==> flow/design.v <==
module ct_mod_month #(parameter N = 12) (
	input 					clk,
							rst,
							en,
	output logic[6:0]		ct_out,
	output logic			z);
	logic[6:0] next_ct;
	always_ff @(posedge clk)
		ct_out <= next_ct;
	always_comb
		if (rst)
			next_ct = 1;
		else if (en)
			next_ct = (ct_out) % N + 1;
		else 
			next_ct = ct_out;
	always_comb z = ct_out == N;
endmodule
* Step by step through the tools: ct_mod_month *
What the tools print for ct_mod_month, step after step.
Lines are those of the file above, counted from 1.
Operators: Yosys type, input widths -> output width; for muxes data width and select width s.
Library cell names are shortened.
The mark - stands for no value.

set-up
  design top = ct_mod_month
  clock = clk
  standard-cell library = sky130hd
  corner = tt_025C_1v80

* Word-level counts *
Yosys after proc, flatten, opt, wreduce and memory -nomap, before mapping. Enables and synchronous resets that opt folds into registers are not counted as muxes. Memory bits, and registers merged into a memory's read port (data or address), are not among the register bits. Print and check cells are not counted. Equal cells are merged and count once.

storage and ports
  input port bits = 3
  output and inout bits = 8
  word-level cells = 4
  register bits after elaboration = 7

operators by class
  div/mod/pow operators = 1
  $add $sub $neg = 1
  equal/unequal tests = 1

operators with widths
  operator              count
  $mod 7x4->32 const B  1
  $add 7x1->7 const B   1
  $eq 7x4->1 const B    1

* Longest topological paths *
Longest topological path by Yosys (ltp), each cell counted once; first at word level (registers and memories cut), then after technology mapping (sequential cells cut; the memories' decode and read muxes count).

logic depth
  depth in word-level cells = 2
  ABC_AREA = 0
  depth in mapped cells = 9

* Synthesis result *
The flow's flattened synthesis, as Yosys stat reports it; memories are mapped. The netlist is that of the ABC_AREA named above (0 if unset); the other value can give another one.

synthesis totals
  cell area after synthesis = 743.2 µm²
  sequential area = 140.1 µm²
  cell count = 93
  flip-flops = 7
  buffer cells = 6

cells by type
  cell       count
  dfxtp_1    7
  ha_1       3
  a21oi_1    6
  a311oi_4   1
  o2111ai_1  3
  xnor2_1    3
  nand3_1    5
  a21boi_0   3
  inv_1      6
  nand3b_1   3
  nor2_1     6
  o211ai_1   3
  a41o_1     2
  nand4_1    3
  or3_1      3
  or3b_1     2
  nand2_1    4
  nor4b_2    1

Other cell types: 24; their cells: 29.

* Path before layout *
Source: OpenSTA report_checks on the synthesized netlist (no wires, ideal clock, input and output delay 20% of the period each), path of least setup slack; recovery checks are left aside. Register names are those of the netlist, which keeps one name where synthesis merged equal registers.

timing path after synthesis
  path type = register to register
  start point = register ct_out[5]
  end point = register ct_out[6]
  clock period = 2.59 ns
  stages on the path = 10
  required time = 2.516 ns
  buffers on the path = 2
  path delay = 2.221 ns
  time at the first pin = 0.000 ns
  arrival = 2.147 ns
  path slack = 0.369 ns
  period reached after synthesis = 2.221 ns

"path delay" is the arrival time less input delay plus setup time.
"stages on the path": output pins that drive a net of the path, with the launching flip-flop's if there is one; two outputs of one cell count as two.
"period reached after synthesis" = period - worst setup slack (recovery checks aside). The figure is calculated, with input and output delays left at 20% of the set period.
Between the ends stands the longest chain of elaborated cells between them, by number of cells; it is not shown to be the way that was timed. Of several equally long chains one is given.
Each line given opens the expression or statement behind the cell; cells for indexed reads and writes are added by Yosys, which also makes memories of some case tables.

between the ends, after synthesis
  path through = dfxtp_1 > buf_2 > clkbuf_1 > ha_1 > a21oi_1 > or2_1 > a311oi_4 > a21oi_2 > or3_1 > a31oi_1
  cells in the longest elaborated chain = 2
  elaborated cells between the ends (all ways) = 2
  source lines of those cells = 1
  classes of those cells = add/sub: 1; div: 1

ends and longest elaborated chain, after synthesis
  what             RTL line  source
  start, declared  5         output logic[6:0] ct_out,
  start, assigned  9         ct_out <= next_ct;
  $mod 7x4->32     14        next_ct = (ct_out) % N + 1;
  $add 7x1->7      14
  end, assigned    9
  end, declared    5

* Worst path after layout *
From the final timing report of record 2: the path of least setup slack in the routed layout; clock arrival at registers is part of the times.

timing path post-layout
  path type = register to register
  start point = register ct_out[6]
  end point = register ct_out[2]
  required time = 1.59 ns
  path slack = -0.50 ns
  stages on the path = 9
  time at the first pin = 0.26 ns
  clock period = 1.45 ns
  buffers on the path = 1
  arrival = 2.09 ns

Between the ends stands the longest chain of elaborated cells between them, by number of cells; it is not shown to be the way that was timed. Of several equally long chains one is given.

between the ends, post-layout
  path through = dfxtp_4 > ha_4 > buf_4 > or3b_4 > a21oi_4 > o21ai_2 > a31o_2 > a21boi_2 > o32ai_2
  cells in the longest elaborated chain = 2
  elaborated cells between the ends (all ways) = 2
  source lines of those cells = 1
  classes of those cells = add/sub: 1; div: 1

ends and longest elaborated chain, post-layout
  what             RTL line  source
  start, declared  5         output logic[6:0] ct_out,
  start, assigned  9         ct_out <= next_ct;
  $mod 7x4->32     14        next_ct = (ct_out) % N + 1;
  $add 7x1->7      14
  end, assigned    9
  end, declared    5

Add stored flow runs of ct_mod_month

Flow measurements of ct_mod_month on sky130hd: 2 stored runs with different settings, listed in no order. Input and output delays are each 20% of the period that was set; the output load is 0.01 pF.
"achieved clock period": clock period set for the run, less the worst setup slack. It is reckoned from that one timing run; input and output delays stay at 20% of the period that was set.
"worst setup path time" is the time allowed to the run's worst setup path (the clock period less input and output delay, where it has them) less its slack. Clock arrival times count: a late capture clock shortens it, a late launch clock lengthens it.
"power": no workload was simulated; the value follows from the tool's default switching activity.

Record 1
==> flow/run.sh <==
#!/bin/bash
# the make line also repeats the synthesis and layout settings of config.mk as NAME=value (left out here)
make -C /OpenROAD-flow-scripts/flow DESIGN_CONFIG=/design/flow/config.mk WORK_HOME=/design/flow/orfs CLKGATE_MAP_FILE= finish
==> flow/config.mk <==
export PLATFORM = sky130hd
export DESIGN_NAME = ct_mod_month
export DESIGN_NICKNAME = ct_mod_month
export VERILOG_FILES = /design/flow/design.v
export SDC_FILE = /design/flow/constraint.sdc
export NUM_CORES = 4
export LEC_CHECK = 0
export CAP_MARGIN = 20
export CORE_ASPECT_RATIO = 0.64
export CORE_MARGIN = 2
export CORE_UTILIZATION = 65
export GPL_ROUTABILITY_DRIVEN = 0
export GPL_TIMING_DRIVEN = 1
export MIN_ROUTING_LAYER = met2
export PLACE_DENSITY_LB_ADDON = 0.04
export SETUP_SLACK_MARGIN = 0.35
export SLEW_MARGIN = 25
==> flow/constraint.sdc <==
create_clock -name core_clock -period 1.31 [get_ports {clk}]
set_input_delay 0.2620 -clock core_clock [delete_from_list [all_inputs] [get_ports {clk}]]
set_output_delay 0.2620 -clock core_clock [all_outputs]
set_load 0.01 [all_outputs]

==> results of record 1 <==
did not finish, floorplanning stopped with PDN-0185

Record 2
==> flow/run.sh <==
#!/bin/bash
# the make line also repeats the synthesis and layout settings of config.mk as NAME=value (left out here)
make -C /OpenROAD-flow-scripts/flow DESIGN_CONFIG=/design/flow/config.mk WORK_HOME=/design/flow/orfs CLKGATE_MAP_FILE= finish
==> flow/config.mk <==
export PLATFORM = sky130hd
export DESIGN_NAME = ct_mod_month
export DESIGN_NICKNAME = ct_mod_month
export VERILOG_FILES = /design/flow/design.v
export SDC_FILE = /design/flow/constraint.sdc
export NUM_CORES = 4
export LEC_CHECK = 0
export CAP_MARGIN = 20
export CORE_MARGIN = 2
export CORE_UTILIZATION = 40
export SLEW_MARGIN = 20
==> flow/constraint.sdc <==
create_clock -name core_clock -period 1.45 [get_ports {clk}]
set_input_delay 0.2900 -clock core_clock [delete_from_list [all_inputs] [get_ports {clk}]]
set_output_delay 0.2900 -clock core_clock [all_outputs]
set_load 0.01 [all_outputs]

==> results of record 2 <==
chip area after synthesis (Yosys): 743.2 µm²
die area: 2,218.9 µm²
utilization: 71.5%
worst setup slack after layout: -0.497 ns
total negative slack: -2.465 ns
power: 0.6037 mW
achieved clock period: 1.947 ns
worst setup path time: 1.95 ns
worst setup path kind: register to register
