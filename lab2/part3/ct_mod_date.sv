==> flow/design.v <==
module ct_mod_date #(parameter X = 31, Y = 30, Z = 28)(
	input				clk,
						rst,
						en,
	input[3:0]			month,
	output logic[6:0]	ct_out,
	output logic		z
);
	logic[6:0] next_ct;
	logic[4:0] date_of_month = X;
	always_comb
		if (month == 1 || month == 3 || month == 5 || month == 7 || month == 8 || month == 10 || month == 12)
			date_of_month = X;
		else if (month == 4 || month == 6 || month == 9 || month == 11)
			date_of_month = Y;
		else 
			date_of_month = Z;
	always_ff @(posedge clk)
		ct_out <= next_ct;
	always_comb
		if (rst) 
			next_ct = 1;
		else if (en)
			next_ct = (ct_out) % date_of_month + 1;
		else
			next_ct = ct_out;
	always_comb z = ct_out == (date_of_month);
endmodule
==> Reports on ct_mod_date <==
The steps from the RTL of ct_mod_date to its reports follow in flow order.
Lines are those of the file above, counted from 1.
Cell names lack the library's common part.
{ "design": {"design": "ct_mod_date", "clock_port": "clk", "cell_library": "sky130hd", "corner": "tt_025C_1v80"} }

==> Word level <==
Yosys after proc, flatten, opt, wreduce and memory -nomap, before mapping. Enables and synchronous resets that opt folds into registers are not counted as muxes. Memory bits, and registers merged into a memory's read port (data or address), are not among the register bits. Print and check cells are not counted. Equal cells are merged and count once.
{ "classes": {"n_addsub": 1, "n_div": 1, "equal": 12, "mux": 2, "n_reduce_logical": 9} }
{ "op_table": {"columns": ["operator", "count"], "rows": [
  ["7-bit by 5-bit modulo with 32-bit output", 1],
  ["4-bit equality test (second input constant)", 5],
  ["4-bit by 3-bit equality test with 1-bit output (second input constant)", 4],
  ["1-bit logical OR", 9],
  ["7-bit by 1-bit adder with 7-bit output (second input constant)", 1],
  ["7-bit by 5-bit equality test with 1-bit output", 1],
  ["4-bit by 1-bit equality test with 1-bit output (second input constant)", 1],
  ["4-bit by 2-bit equality test with 1-bit output (second input constant)", 1],
  ["2-bit two-way mux", 2]
]} }
{ "word_totals": {"regBits": 7, "inputBits": 7, "word_cells": 26} }

==> Depth <==
Longest topological path by Yosys (ltp), each cell counted once; first at word level (registers and memories cut), then after technology mapping (sequential cells cut; the memories' decode and read muxes count).
{ "depth": {"depth_word": 10, "ABC_AREA": 0, "depth_mapped": 24, "depth_no_buf": 24} }

==> After synthesis <==
Source: synth_stat.txt of the flow (Yosys; design flattened, memories mapped). It holds for the ABC_AREA given above (unset counts as 0); a run with the other value may have another netlist.
Totals and module areas in this step are rounded.
{ "by_type": {"columns": ["cell_type", "count"], "rows": [
  ["dfxtp_1", 7],
  ["ha_1", 10],
  ["xnor2_1", 7],
  ["a21oi_1", 10],
  ["nor2_1", 11],
  ["xor2_1", 4],
  ["nand2b_1", 5],
  ["a211oi_1", 4],
  ["inv_1", 8],
  ["nand3_1", 6],
  ["o2111ai_2", 2],
  ["o21ai_0", 6],
  ["nand2_1", 7],
  ["nand4b_1", 3],
  ["o311ai_4", 1],
  ["a211oi_2", 2],
  ["a21o_1", 3],
  ["and2_2", 3]
]} }
Not listed: further types 42, cells in them 59.
{ "mapped": {"stdcells": 158, "yosys_area_mm2": 0.00128, "seqArea_mm2": 0.00014, "ff_cells": 7, "n_buf": 6} }

==> Worst setup path after synthesis <==
Path of least setup slack by OpenSTA after synthesis, without wires, with an ideal clock, recovery checks aside; 20% of the period is set as input and as output delay. Where synthesis merged equal registers, the netlist keeps one of their names.
{ "synth_path": {"path_kind": "input to register", "start": "input port month[2]", "end": "register ct_out[6]", "clock_period_ns": 5.89, "input_delay_ns": 1.178, "launch_ns": 1.178, "arrival_ns": 5.765, "required_time_ns": 5.746, "slack_ns": -0.019, "path_delay_ns": 4.731, "driving_pins": 20, "path_buffers": 0, "period_less_setup_slack_ns": 5.909} }
"path_delay_ns" = arrival - input delay + setup time.
"driving_pins": output pins that drive a net of the path, with the launching flip-flop's if there is one; two outputs of one cell count as two.
"period_less_setup_slack_ns" = period - worst setup slack (recovery checks aside). The figure is calculated, with input and output delays left at 20% of the set period.
The rows between start and end are the longest chain of elaborated cells between them; the timing report does not say that the signal goes this way. Where chains are equally long, one stands for them.
A line is the first line of the expression or statement that the cell stems from. Yosys adds cells for indexed reads and writes and turns some case tables into memories.
{ "synth_via": {"cell_sequence": "o31ai_1 ha_1 o21ai_1 nand2b_1 and3_1 ha_1 nand4b_1 a22oi_4 nand2_1 nor2_1 a21oi_1 fa_1 a21oi_1 o311ai_4 a21oi_1 ha_1 and2_1 a32oi_1 o311ai_0 o221ai_1", "elab_chain_len": 10, "cone_cells": 24, "lines_between": 3, "classes_between": "1 x add/sub; 1 x div; 11 x eq/ne; 2 x mux; 9 x reduce/logical"} }
{ "synth_rtl": {"columns": ["element", "line_no", "text"], "rows": [
  ["from (decl)", 5, "input[3:0] month,"],
  ["4-bit by 1-bit equality test with 1-bit output", 12, "if (month == 1 || month == 3 || month == 5 || month == 7 || month == 8 || month == 10 || month == 12)"],
  ["1-bit logical OR (6 in a row)", 12, null],
  ["2-bit two-way mux", 12, null],
  ["7-bit by 5-bit modulo with 32-bit output", 24, "next_ct = (ct_out) % date_of_month + 1;"],
  ["7-bit by 1-bit adder with 7-bit output", 24, null],
  ["to (assign)", 19, "ct_out <= next_ct;"],
  ["to (decl)", 6, "output logic[6:0] ct_out,"]
]} }

==> Worst path after layout <==
Path of least setup slack in the final report of job 2 (OpenROAD, finished layout, wires in). Where an end is a register, its clock arrival counts in the times.
{ "layout_path": {"path_kind": "input to register", "start": "input port month[3]", "end": "register ct_out[2]", "clock_period_ns": 6.06, "input_delay_ns": 1.21, "launch_ns": 1.21, "arrival_ns": 5.36, "required_time_ns": 6.23, "slack_ns": 0.88, "driving_pins": 25, "path_buffers": 2} }
The rows between start and end are the longest chain of elaborated cells between them; the timing report does not say that the signal goes this way. Where chains are equally long, one stands for them.
{ "layout_via": {"cell_sequence": "buf_8 inv_4 a211oi_2 a21o_1 inv_2 ha_4 o21ai_4 nand2b_1 and3_1 ha_1 nand4b_1 a22oi_4 nand2_4 nor2_4 a21oi_4 fa_2 a21oi_4 o311ai_4 nor2_1 a21oi_2 ha_2 buf_12 xnor2_4 or3_1 a311oi_1", "elab_chain_len": 10, "cone_cells": 24, "lines_between": 3, "classes_between": "1 x add/sub; 1 x div; 11 x eq/ne; 2 x mux; 9 x reduce/logical"} }
{ "layout_rtl": {"columns": ["element", "line_no", "text"], "rows": [
  ["from (decl)", 5, "input[3:0] month,"],
  ["4-bit by 1-bit equality test with 1-bit output", 12, "if (month == 1 || month == 3 || month == 5 || month == 7 || month == 8 || month == 10 || month == 12)"],
  ["1-bit logical OR (6 in a row)", 12, null],
  ["2-bit two-way mux", 12, null],
  ["7-bit by 5-bit modulo with 32-bit output", 24, "next_ct = (ct_out) % date_of_month + 1;"],
  ["7-bit by 1-bit adder with 7-bit output", 24, null],
  ["to (assign)", 19, "ct_out <= next_ct;"],
  ["to (decl)", 6, "output logic[6:0] ct_out,"]
]} }

Hand-over note for ct_mod_date

Top module ct_mod_date; platform sky130hd; tools Yosys and OpenROAD; 2 stored runs in no particular order. Input and output delays are each 20% of the period that was set; the output load is 0.01 pF.
"timing.achieved_period_ns" means the clock period less the worst setup slack. The figure is calculated, with input and output delays left at 20% of the set period.
"worstPathTime_ns" is the time allowed to the run's worst setup path (the clock period less input and output delay, where it has them) less its slack. Clock arrival times count: a late capture clock shortens it, a late launch clock lengthens it.
"design_power_mw": no workload was simulated; the value follows from the tool's default switching activity.
Values from the reports are rounded here.
[
  {
    "run": "job 1",
    "settings": { "period_ns": 4.32, "CORE_UTILIZATION": 72, "PLACE_DENSITY_LB_ADDON": 0.14, "CORE_ASPECT_RATIO": 0.5, "CORE_MARGIN": 3, "CELL_PAD_IN_SITES_GLOBAL_PLACEMENT": 2, "CELL_PAD_IN_SITES_DETAIL_PLACEMENT": 0, "ABC_AREA": 0, "CTS_CLUSTER_SIZE": 58, "CTS_CLUSTER_DIAMETER": 126, "CAP_MARGIN": 20, "SLEW_MARGIN": 20 },
    "outcome": "did not finish, floorplanning stopped with PDN-0185"
  },
  {
    "run": "job 2",
    "settings": { "period_ns": 6.06, "SETUP_SLACK_MARGIN": 1.16, "CAP_MARGIN": 20, "CORE_MARGIN": 2, "CORE_UTILIZATION": 40, "SLEW_MARGIN": 20 },
    "results": { "post_synth_area_mm2": 0.00128, "total_die_area_mm2": 0.00367, "cell_area_final_mm2": 0.00196, "post_route_util_pct": 64.3, "setup_worst_slack_ns": 0.876, "setupTns_ns": 0.000, "final_hold_ws_ns": 0.604, "design_power_mw": 0.648, "timing.achieved_period_ns": 5.184, "worstPathTime_ns": 3.97, "worst_path_kind": "input to register" }
  }
]

End of note.
