==> flow/design.v <==
module alarm(
  input[6:0]   tmin,
               amin,
			   thrs,
			   ahrs,
			   alarmon,						 
  output logic buzz
);
  always_comb
    buzz = (alarmon) && (tmin==amin) && (thrs==ahrs);
endmodule
module ct_mod_N #(parameter N=60)(
  input clk, rst, 
        en,			  
  output logic[6:0] ct_out,
  output logic      z);
  always_ff @(posedge clk)	 begin :clk_loop
    if(rst)	begin :reset_loop
	  ct_out <= 0;
	end			  :reset_loop
	else if(en)	begin
	  ct_out <= (ct_out+1)%N;	   
    end
  end	  :clk_loop
  always_comb begin z = ct_out==(N-1); end   
endmodule
module lcd_int(
  input[6:0] bin_in,
  output logic [6:0] Segment1,
                     Segment0);
  logic[3:0] bin0;
  assign bin0 = bin_in % 10;   
  logic[3:0] bin1;
  assign bin1 = bin_in/10;
  always_comb case(bin0) 
    4'b0000 : Segment0 = 7'h7E;
    4'b0001 : Segment0 = 7'h30;
    4'b0010 : Segment0 = 7'h6D;				  
    4'b0011 : Segment0 = 7'h79;				  
    4'b0100 : Segment0 = 7'h33;          	  
    4'b0101 : Segment0 = 7'h5B;
    4'b0110 : Segment0 = 7'h5F;
    4'b0111 : Segment0 = 7'h70;
    4'b1000 : Segment0 = 7'h7F;
    4'b1001 : Segment0 = 7'h7B;
	default : Segment0 = 7'h00;
  endcase
    always_comb case(bin1) 
    4'b0000 : Segment1 = 7'h7E;
    4'b0001 : Segment1 = 7'h30;
    4'b0010 : Segment1 = 7'h6D;
    4'b0011 : Segment1 = 7'h79;
    4'b0100 : Segment1 = 7'h33;          
    4'b0101 : Segment1 = 7'h5B;
    4'b0110 : Segment1 = 7'h5F;
    4'b0111 : Segment1 = 7'h70;
    4'b1000 : Segment1 = 7'h7F;
    4'b1001 : Segment1 = 7'h7B;
	default : Segment1 = 7'h00;
  endcase
endmodule
module struct_diag #(parameter NS=60, NH=24)(
  input Reset,
        Timeset, 	   
        Alarmset,	   
		Minadv,
		Hrsadv,
		Alarmon,
		Pulse,		   
  output [6:0] S1disp, S0disp, 	    
               M1disp, M0disp, 
               H1disp, H0disp,
  output logic Buzz);	            
  logic[6:0] TSec, TMin, THrs,      
             AMin, AHrs;		    
  logic[6:0] Min, Hrs;
  logic Szero, Mzero, Hzero, 	    
        TMen, THen, AMen, AHen; 
	always_comb begin
		TMen = (Timeset && ~Alarmset) ? Minadv : Szero;
		THen = (Timeset && ~Alarmset) ? Hrsadv : (Mzero && Szero);
		AMen = (~Timeset && Alarmset && Minadv);
		AHen = (~Timeset && Alarmset && Hrsadv);
		Min = (~Alarmset) ? TMin : AMin;
		Hrs = (~Alarmset) ? THrs : AHrs;
	end
  ct_mod_N #(.N(NS)) Sct(
    .clk(Pulse), .rst(Reset), .en(!Timeset), 
    .ct_out(TSec), .z(Szero)
    );
  ct_mod_N #(.N(NS)) Mct(
    .clk(Pulse), .rst(Reset), .en(TMen), .ct_out(TMin), .z(Mzero)
    );
  ct_mod_N #(.N(NH)) Hct(
	.clk(Pulse), .rst(Reset), .en(THen), .ct_out(THrs), .z(Hzero)
    );
  ct_mod_N #(.N(NS)) Mreg(
    .clk(Pulse), .rst(Reset), .en(AMen), 
    .ct_out(AMin), .z()
    ); 
  ct_mod_N #(.N(NH)) Hreg(
    .clk(Pulse), .rst(Reset), .en(AHen), .ct_out(AHrs), .z()
    ); 
  lcd_int Sdisp(
    .bin_in    (TSec)  ,
	.Segment1  (S1disp),
	.Segment0  (S0disp)
	);
  lcd_int Mdisp(
    .bin_in    (Min),
	.Segment1  (M1disp),
	.Segment0  (M0disp)
	);
  lcd_int Hdisp(
    .bin_in    (Hrs),
	.Segment1  (H1disp),
	.Segment0  (H0disp)
	);
  alarm a1(
    .tmin(TMin), .amin(AMin), .thrs(THrs), .ahrs(AHrs), .alarmon(Alarmon), .buzz(Buzz)
	);
endmodule
From RTL to reports: struct_diag:

The steps from the RTL of struct_diag to its reports follow in flow order.
Line numbers count from 1 in the design file above.
Operators: Yosys type, input widths -> output width; for muxes data width and select width s.
Cell names lack the library's common part.
The mark -- stands for no value.

* top module: struct_diag
* clock port: Pulse
* cell library: sky130hd
* library corner: tt_025C_1v80

Elaborated design:

Source: Yosys, flattened and elaborated, memories not mapped. Widths are those after wreduce; folded enables and synchronous resets count as part of the registers. Registers that Yosys merges into a memory's read port (data or address) are not register bits. Print and check cells do not count. Equal cells are merged and count once.
Memory sizes are those after Yosys's memory passes, which may raise the word count (mostly to a power of two), join words into wider ones and drop unused or constant bits.

* elaborated cells: 44
* flip-flop bits (word level): 35
* memories: 6
* input bits: 7
* output and inout bits: 43
* ROM bits: 672

Memories
* (name not given): words 16, bits a word 7, rd ports 1, write ports 0, RTL line 48 `always_comb case(bin1)`
* (name not given): words 16, bits a word 7, rd ports 1, write ports 0, RTL line 35 `always_comb case(bin0)`
* (name not given): words 16, bits a word 7, rd ports 1, write ports 0, RTL line 48
* (name not given): words 16, bits a word 7, rd ports 1, write ports 0, RTL line 35
* (name not given): words 16, bits a word 7, rd ports 1, write ports 0, RTL line 48
* (name not given): words 16, bits a word 7, rd ports 1, write ports 0, RTL line 35

* add/sub/neg operators: 5
* reduce/logical cells: 7
* divide/modulo/power cells: 11
* bitwise operators: 2
* mux-type cells: 4
* equal/unequal tests: 4

Operator list (number)
* $mod 32x6->32 const B: 3
* $div 7x4->32 const B: 3
* $mod 7x4->32 const B: 3
* $mod 32x5->32 const B: 2
* $add 7x1->8 const B: 5
* $eq 7x6->1 const B: 2
* $eq 7x7->1: 2
* $mux 7: 2
* $logic_and 7x1->1: 1
* $logic_and 1x1->1: 6
* $not 1->1: 2
* $mux 1: 2

Depth:

Longest topological path by Yosys (ltp), each cell counted once; first at word level (registers and memories cut), then after technology mapping (sequential cells cut; the memories' decode and read muxes count).

* word-level depth: 3
* ABC_AREA: 0
* gate-level depth with buffers: 22
* gate-level depth less buffers: 18

After synthesis:

Yosys stat after the flow's synthesis: flattened, memories mapped to cells. It holds for the ABC_AREA given above (unset counts as 0); a run with the other value may have another netlist.
The area totals of this step are shown rounded.

* flip-flops: 35
* sequential part of the area: 701 um2
* cell area after synthesis: 6090 um2
* standard cells after synthesis: 845

Cells by type (number)
* dfxtp_1: 35
* ha_1: 56
* xnor2_1: 39
* nor2_1: 80
* mux2i_1: 29
* nand2_1: 76
* o21ai_0: 54
* a21oi_1: 52
* nand3_1: 39
* xor2_1: 19
* inv_1: 37
* nor3_1: 26
* clkbuf_1: 34
* mux2_2: 11
* o211ai_1: 16
* mux2i_4: 4
* nand4_1: 14
* a211oi_1: 11

Not listed: further types 71, cells in them 213.
The figures by module come from a second, unflattened synthesis with its own total; it is not the netlist above.

* cell total of the unflattened synthesis: 966
* area total of the unflattened synthesis: 7280 um2

Rows give one instance, submodules left out.

By module
* lcd_int: area 1120 um2, times used 3, cells 157
* ct_mod_N #(N=60): area 732 um2, times used 3, cells 95
* ct_mod_N #(N=24): area 634 um2, times used 2, cells 82
* struct_diag: area 277 um2, times used 1, cells 25
* alarm: area 179 um2, times used 1, cells 21

Path before layout:

OpenSTA on the mapped netlist: ideal clock, no wires. The path of least setup slack (recovery checks aside). Input and output delay are each 20% of the period. Register names are those of the netlist, which keeps one name where synthesis merged equal registers.

* path type: input to output
* start: input port Alarmset
* end: output port M0disp[3]
* path delay: 3898 ps
* required time: 10400 ps
* path slack: 3902 ps
* external output delay: 2600 ps
* clock period: 13000 ps
* arrival: 6498 ps
* stages: 18
* synthesis period reached: 9098 ps

"path delay" is the arrival time less input delay plus setup time.
A path that ends at an output port has no setup time.
"stages" counts driving pins, that of a launching flip-flop among them; a cell with two outputs on the path counts twice.
"synthesis period reached" is the clock period less the worst setup slack; recovery checks do not enter. This is arithmetic on one report: input and output delays are still those of the set period (20% each).
Between the ends stands the longest chain of elaborated cells between them, by number of cells; it is not shown to be the way that was timed. Of several equally long chains one is given.
Each line given opens the expression or statement behind the cell; cells for indexed reads and writes are added by Yosys, which also makes memories of some case tables.
A memory read counts as a cell of the chain, while the word-level depth stops at memories.

* cell sequence: buf_12 buf_6 mux2_2 nor2_1 inv_1 ha_1 nand2b_1 a21oi_1 o22a_4 xnor2_2 o211ai_2 a2111oi_4 xnor2_1 inv_2 ha_1 nor4b_1 a311oi_1 o21ai_0
* length of the longest elaborated chain: 3

Ends and longest elaborated chain, post-synthesis
* from (decl): RTL line 65 `Alarmset,`
* $mux 7: RTL line 84 `Min = (~Alarmset) ? TMin : AMin;`
* $mod 7x4->32: RTL line 32 `assign bin0 = bin_in % 10;`
* $mem_v2 16x7: RTL line 35 `always_comb case(bin0)`
* to (decl): RTL line 71 `M1disp, M0disp,`

Worst path after layout:

From the final timing report of record 1: the path of least setup slack in the routed layout; clock arrival at registers is part of the times.
The path's times are printed in steps of 10 ps; the period is the one set.

* path type: input to output
* start: input port Alarmset
* end: output port M0disp[0]
* arrival: 5800 ps
* clock period: 7530 ps
* stages: 19
* external output delay: 1510 ps
* required time: 6020 ps
* path slack: 230 ps

Between the ends stands the longest chain of elaborated cells between them, by number of cells; it is not shown to be the way that was timed. Of several equally long chains one is given.
A memory read counts as a cell of the chain, while the word-level depth stops at memories.

* cell sequence: clkdlybuf4s50_1 buf_4 mux2_2 nor2_1 inv_1 ha_2 nor2b_1 a211oi_1 o21ai_1 a21oi_2 o211ai_2 a2111oi_4 buf_4 xnor2_1 ha_1 buf_4 nor3_1 o211a_1 clkdlybuf4s50_1
* length of the longest elaborated chain: 3

Ends and longest elaborated chain, post-layout
* from (decl): RTL line 65 `Alarmset,`
* $mux 7: RTL line 84 `Min = (~Alarmset) ? TMin : AMin;`
* $mod 7x4->32: RTL line 32 `assign bin0 = bin_in % 10;`
* $mem_v2 16x7: RTL line 35 `always_comb case(bin0)`
* to (decl): RTL line 71 `M1disp, M0disp,`

Module struct_diag, platform sky130hd: 2 stored runs of the flow (Yosys, OpenROAD) with differing settings, in no particular order. Input and output delays are each 20% of the period that was set; the output load is 0.01 pF.
"clock period reached" is the run's clock period less its worst setup slack. It is reckoned from that one timing run; input and output delays stay at 20% of the period that was set.
"time of the worst setup path": the worst setup path's part of the clock period (all of it between registers, 20% less for each end at a port) less its slack. A launch clock that arrives late makes it longer, a capture clock that arrives late makes it shorter.
"total power of the final layout" is the tool's figure for a default switching activity; nothing was simulated.
"time of the worst setup path" is given in steps of 10 ps.
Values from the reports are rounded here.

### Record 1

Settings: `period_ns=7.53`, `CORE_UTILIZATION=62`, `PLACE_DENSITY=0.66`, `CORE_MARGIN=8`, `GPL_TIMING_DRIVEN=1`, `CTS_CLUSTER_DIAMETER=38`, `MAX_ROUTING_LAYER=met5`, `CAP_MARGIN=20`, `SLEW_MARGIN=20`

- Synthesized cell area: 6090 um2
- Final design utilization: 74.2 %
- Die outline area: 13200 um2
- Time of the worst setup path: 4290 ps
- Class of the worst setup path: input to output
- Clock period reached: 7303 ps
- Worst setup slack after layout: 227 ps
- Standard-cell area after layout: 7150 um2
- Total power of the final layout: 567 uW
- Worst hold slack after layout: 578 ps
- Summed negative setup slack: 0 ps

### Record 2

Settings: `period_ns=9.04`, `CORE_UTILIZATION=16`, `SETUP_SLACK_MARGIN=-0.55`, `PLACE_DENSITY_LB_ADDON=0.05`, `CORE_ASPECT_RATIO=1.88`, `CELL_PAD_IN_SITES_GLOBAL_PLACEMENT=3`, `TNS_END_PERCENT=75`, `ABC_AREA=1`, `GPL_ROUTABILITY_DRIVEN=0`, `CTS_CLUSTER_DIAMETER=314`, `CAP_MARGIN=30`, `MIN_ROUTING_LAYER=met2`, `CORE_MARGIN=2`, `SLEW_MARGIN=20`

- Time of the worst setup path: 4740 ps
- Class of the worst setup path: input to output
- Worst hold slack after layout: 566 ps
- Standard-cell area after layout: 6510 um2
- Clock period reached: 8353 ps
- Summed negative setup slack: 0 ps
- Worst setup slack after layout: 687 ps
- Final design utilization: 19.5 %
- Total power of the final layout: 1150 uW
- Synthesized cell area: 5390 um2
- Die outline area: 35300 um2
